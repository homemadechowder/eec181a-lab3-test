==> flow/design.v <==
module reg32_master_avalon_interface(
	input clk, 
	input reset_n,
	input waitrequest, 
	output reg [3:0] byteenable, 
	output reg [0:0] read, 
	input [31:0] readdata, 
	output reg [0:0] write, 
	output reg [31:0] writedata, 
	input readdatavalid);
	reg [25:0] counter = 26'b0;
	reg [1:0] state = 2'b00;
	reg [31:0] data = 31'b00;
	always @ (posedge clk)
	begin
		if(counter < 100 && state == 2'b00)
		begin
			counter = counter + 1;
		end
		else
		begin
			case(state[1:0])
				2'b00:
				begin
					read [0:0] <= 1;
					byteenable [3:0] <= 4'b1111;
					state <= 2'b01;
				end
				2'b01:
				begin
					data [31:0] <= readdata [31:0] + 1'b1;
					state <= 2'b10;
				end
				2'b10:
				begin
					read [0:0] <= 0;
					byteenable [3:0] <= 4'b0000;
					if(data [31:0] != 32'b00)
					begin
						write [0:0] <= 1;
						byteenable [3:0] <= 4'b1111;
						writedata [31:0] <= data [31:0];
						state <= 2'b11;
					end
					else
					begin
						state <= 2'b00;
					end
				end
				2'b11:
				begin
					write [0:0] <= 0;
					byteenable [3:0] <= 4'b0000;
					state <= 2'b00;
				end
			endcase
			counter = 0;
		end
	end
endmodule
---- From RTL to reports: reg32_master_avalon_interface ----
Tool output for the design above, in the order of the flow.
Lines are those of the file above, counted from 1.
Cell names lack the library's common part.
A cell with n/a has no value.
set-up
  top ..................................... reg32_master_avalon_interface
  clock port .............................. clk
  cell library ............................ sky130hd
  corner .................................. tt_025C_1v80

---- Word level ----
Yosys after proc, flatten, opt, wreduce and memory -nomap, before mapping. Memory bits, and registers merged into a memory's read port (data or address), are not among the register bits. Print and check cells are not counted. Equal cells are merged and count once.
word-level totals
  register bits after elaboration ......... 98
  input bits .............................. 36
cells by class
  add/sub/neg operators ................... 2
  magnitude comparators ................... 1
  equal/unequal tests ..................... 4
  mux-type cells .......................... 7
  bitwise gates (word level) .............. 1
  reduce/logical cells .................... 11
operator list
  cell                                                          number
  adder 32 x 1 -> 32 bit (second input constant)                1
  nonzero test 32 bit                                           1
  adder 26 x 1 -> 26 bit (second input constant)                1
  less-than comparator 26 x 7 -> 1 bit (second input constant)  1
  parallel mux 4 bit (select 3 bit)                             1
  parallel mux 2 bit (select 4 bit)                             1
  AND reduction 2 bit                                           3
  AND reduction 3 bit                                           2
  == test 2 bit (second input constant)                         2
  nonzero test 2 bit                                            2
  2-to-1 mux 4 bit                                              1
  parallel mux 1 bit (select 2 bit)                             2
  nonzero test 3 bit                                            1
  == test 2 x 1 -> 1 bit (second input constant)                1
  != test 2 bit (second input constant)                         1
  zero test 2 bit                                               1
  2-to-1 mux 2 bit                                              1
  logical AND 1 bit                                             1
  NOT 1 bit                                                     1
  2-to-1 mux 1 bit                                              1

---- Logic depth ----
Depth = most cells in a row (Yosys ltp): at word level without a register or memory, in the mapped netlist without a sequential cell, where the memories' decode and read muxes count.
depth
  depth after elaboration ................. 4
  ABC_AREA ................................ 0
  mapped depth ............................ 5
  gate-level depth less buffers ........... 5

---- Mapped cells and area ----
The flow's flattened synthesis, as Yosys stat reports it; memories are mapped. The netlist is that of the ABC_AREA named above (0 if unset); the other value can give another one.
Totals and module areas in this step are rounded.
synthesis totals
  mapped cells ............................ 244
  cell area after synthesis ............... 3600 sq um
  sequential area ......................... 2600 sq um
  flip-flop cells ......................... 95
cell types
  cell      number  area in all (sq um)
  edfxtp_1  69      2.07E+03
  dfxtp_1   26      520.499
  xnor2_1   20      175.168
  xor2_1    15      131.376
  nor4_1    14      87.584
  nand3_1   17      85.082
  nor4_2    6       75.072
  nand4_1   9       56.304
  nor2_1    15      56.304
  nand2_1   9       33.782
  nor3_1    6       30.029
  and4_1    3       26.275
  inv_1     7       26.275
  and3_1    4       25.024
  ha_1      2       25.024
  buf_4     3       22.522
  or4_1     2       15.014
  nand4_2   1       12.512
Not listed: further types 11, cells in them 16.

---- Timing after synthesis ----
OpenSTA on the mapped netlist: ideal clock, no wires. The path of least setup slack (recovery checks aside). Input and output delay are each 20% of the period. Register names are those of the netlist, which keeps one name where synthesis merged equal registers.
timing path after synthesis
  kind .................................... reg-to-reg
  start ................................... register state[0]
  end ..................................... register writedata[0]
  period .................................. 2.64 ns
  setup time .............................. 0.421 ns
  arrival time ............................ 2.044 ns
  data required time ...................... 2.219 ns
  path slack .............................. 0.175 ns
  delay of the path ....................... 2.465 ns
  driving pins on the path ................ 4
  path buffers ............................ 1
  synthesis period reached ................ 2.465 ns
"delay of the path" is the arrival time less input delay plus setup time.
"driving pins on the path": output pins that drive a net of the path, with the launching flip-flop's if there is one; two outputs of one cell count as two.
"synthesis period reached" is the clock period less the worst setup slack; recovery checks do not enter. This is arithmetic on one report: input and output delays are still those of the set period (20% each).
Between the ends stands the longest chain of elaborated cells between them, by number of cells; it is not shown to be the way that was timed. Of several equally long chains one is given.
Each line given opens the expression or statement behind the cell; cells for indexed reads and writes are added by Yosys, which also makes memories of some case tables.
At most two assigning lines are given for a register; there are more.
between the ends, after synthesis
  cells stage by stage .................... edfxtp_1 clkbuf_1 nand2b_1 nor2_1
  length of the longest elaborated chain .. 4
  elaborated cells between the ends (all ways) .. 5
  those cells by class .................... 1 x eq/ne; 1 x logic; 3 x reduce/logical
RTL lines, path after synthesis
  item                 line  text
  start: declaration   12    reg [1:0] state = 2'b00;
  start: assignment    27    state <= 2'b01;
  start: assignment    32    state <= 2'b10;
  zero test 2 bit      16    if(counter < 100 && state == 2'b00)
  logical AND 1 bit    16
  NOT 1 bit            n/a
  AND reduction 3 bit  n/a
  end: assignment      42    writedata [31:0] <= data [31:0];
  end: declaration     9     output reg [31:0] writedata,

---- Worst path after layout ----
Path of least setup slack in the final report of run 1 (OpenROAD, finished layout, wires in). Where an end is a register, its clock arrival counts in the times.
timing path after layout
  kind .................................... input-to-reg
  start ................................... input port readdata[8]
  end ..................................... register data[30]
  period .................................. 2.6 ns
  setup time .............................. 0.25 ns
  arrival time ............................ 2.29 ns
  data required time ...................... 2.68 ns
  path slack .............................. 0.39 ns
  driving pins on the path ................ 6
  path buffers ............................ 2
Between the ends stands the longest chain of elaborated cells between them, by number of cells; it is not shown to be the way that was timed. Of several equally long chains one is given.
between the ends, after layout
  cells stage by stage .................... clkdlybuf4s50_1 nand4_2 or4_1 buf_4 nor4_2 xor2_1
  length of the longest elaborated chain .. 1
  elaborated cells between the ends (all ways) .. 1
  those cells by class .................... 1 x add/sub
RTL lines, path after layout
  item                    line  text
  start: declaration      7     input [31:0] readdata,
  adder 32 x 1 -> 32 bit  31    data [31:0] <= readdata [31:0] + 1'b1;
  end: assignment         31
  end: declaration        13    reg [31:0] data = 31'b00;

Memo
Re: implementation data of reg32_master_avalon_interface

Stored flow runs of reg32_master_avalon_interface (2 of them; Yosys, OpenROAD, sky130hd). They differ in their settings and are not a sequence. Constraints: input delay and output delay 20% of the set period each, output load 0.01 pF.
By "achieved clock period" is meant the clock period of the run minus its worst setup slack. This is arithmetic on one report: input and output delays are still those of the set period (20% each).
"worst path time" means the part of the period allowed to the worst setup path (the constraints hold back 20% at inputs and 20% at outputs) less its slack; where the path has registers, the arrival times of their clocks count too.
"total power after layout" is the tool's figure for a default switching activity; nothing was simulated.
Measured values are rounded.

======== run 1 ========
==> flow/run.sh <==
#!/bin/bash
# the make line also repeats the synthesis and layout settings of config.mk as NAME=value (left out here)
make -C /OpenROAD-flow-scripts/flow DESIGN_CONFIG=/design/flow/config.mk WORK_HOME=/design/flow/orfs CLKGATE_MAP_FILE= finish
==> flow/config.mk <==
export PLATFORM = sky130hd
export DESIGN_NAME = reg32_master_avalon_interface
export DESIGN_NICKNAME = reg32_master_avalon_interface
export VERILOG_FILES = /design/flow/design.v
export SDC_FILE = /design/flow/constraint.sdc
export NUM_CORES = 4
export LEC_CHECK = 0
export ABC_AREA = 0
export CAP_MARGIN = 25
export CELL_PAD_IN_SITES_GLOBAL_PLACEMENT = 2
export CORE_MARGIN = 2
export CORE_UTILIZATION = 22
export CTS_CLUSTER_DIAMETER = 223
export CTS_CLUSTER_SIZE = 19
export GPL_ROUTABILITY_DRIVEN = 0
export PLACE_DENSITY_LB_ADDON = 0.29
export SETUP_SLACK_MARGIN = 0.28
export SLEW_MARGIN = 20
export TNS_END_PERCENT = 65
==> flow/constraint.sdc <==
create_clock -name core_clock -period 2.6 [get_ports {clk}]
set_input_delay 0.5200 -clock core_clock [delete_from_list [all_inputs] [get_ports {clk}]]
set_output_delay 0.5200 -clock core_clock [all_outputs]
set_load 0.01 [all_outputs]

-------- measured, run 1 --------
  die footprint ........................... 17000 sq um
  lowest setup slack ...................... 0.39 ns
  post-route utilization .................. 32%
  achieved clock period ................... 2.211 ns
  synthesized cell area ................... 3600 sq um
  standard-cell area after routing ........ 5000 sq um
  lowest hold slack ....................... 0.45 ns
  total power after layout ................ 3.3 mW
  sum of negative setup slack ............. 0.000 ns
  worst path time ......................... 1.69 ns
  class of the worst setup path ........... input-to-reg

======== run 2 ========
==> flow/run.sh <==
#!/bin/bash
# the make line also repeats the synthesis and layout settings of config.mk as NAME=value (left out here)
make -C /OpenROAD-flow-scripts/flow DESIGN_CONFIG=/design/flow/config.mk WORK_HOME=/design/flow/orfs CLKGATE_MAP_FILE= finish
==> flow/config.mk <==
export PLATFORM = sky130hd
export DESIGN_NAME = reg32_master_avalon_interface
export DESIGN_NICKNAME = reg32_master_avalon_interface
export VERILOG_FILES = /design/flow/design.v
export SDC_FILE = /design/flow/constraint.sdc
export NUM_CORES = 4
export LEC_CHECK = 0
export CAP_MARGIN = 20
export CORE_MARGIN = 2
export CORE_UTILIZATION = 40
export SLEW_MARGIN = 20
==> flow/constraint.sdc <==
create_clock -name core_clock -period 5.19 [get_ports {clk}]
set_input_delay 1.0380 -clock core_clock [delete_from_list [all_inputs] [get_ports {clk}]]
set_output_delay 1.0380 -clock core_clock [all_outputs]
set_load 0.01 [all_outputs]

-------- measured, run 2 --------
  die footprint ........................... 9700 sq um
  lowest setup slack ...................... 2.2 ns
  post-route utilization .................. 54%
  achieved clock period ................... 3.003 ns
  synthesized cell area ................... 3600 sq um
  standard-cell area after routing ........ 4700 sq um
  lowest hold slack ....................... 0.45 ns
  total power after layout ................ 1.5 mW
  sum of negative setup slack ............. 0.000 ns
  worst path time ......................... 1.96 ns
  class of the worst setup path ........... input-to-reg
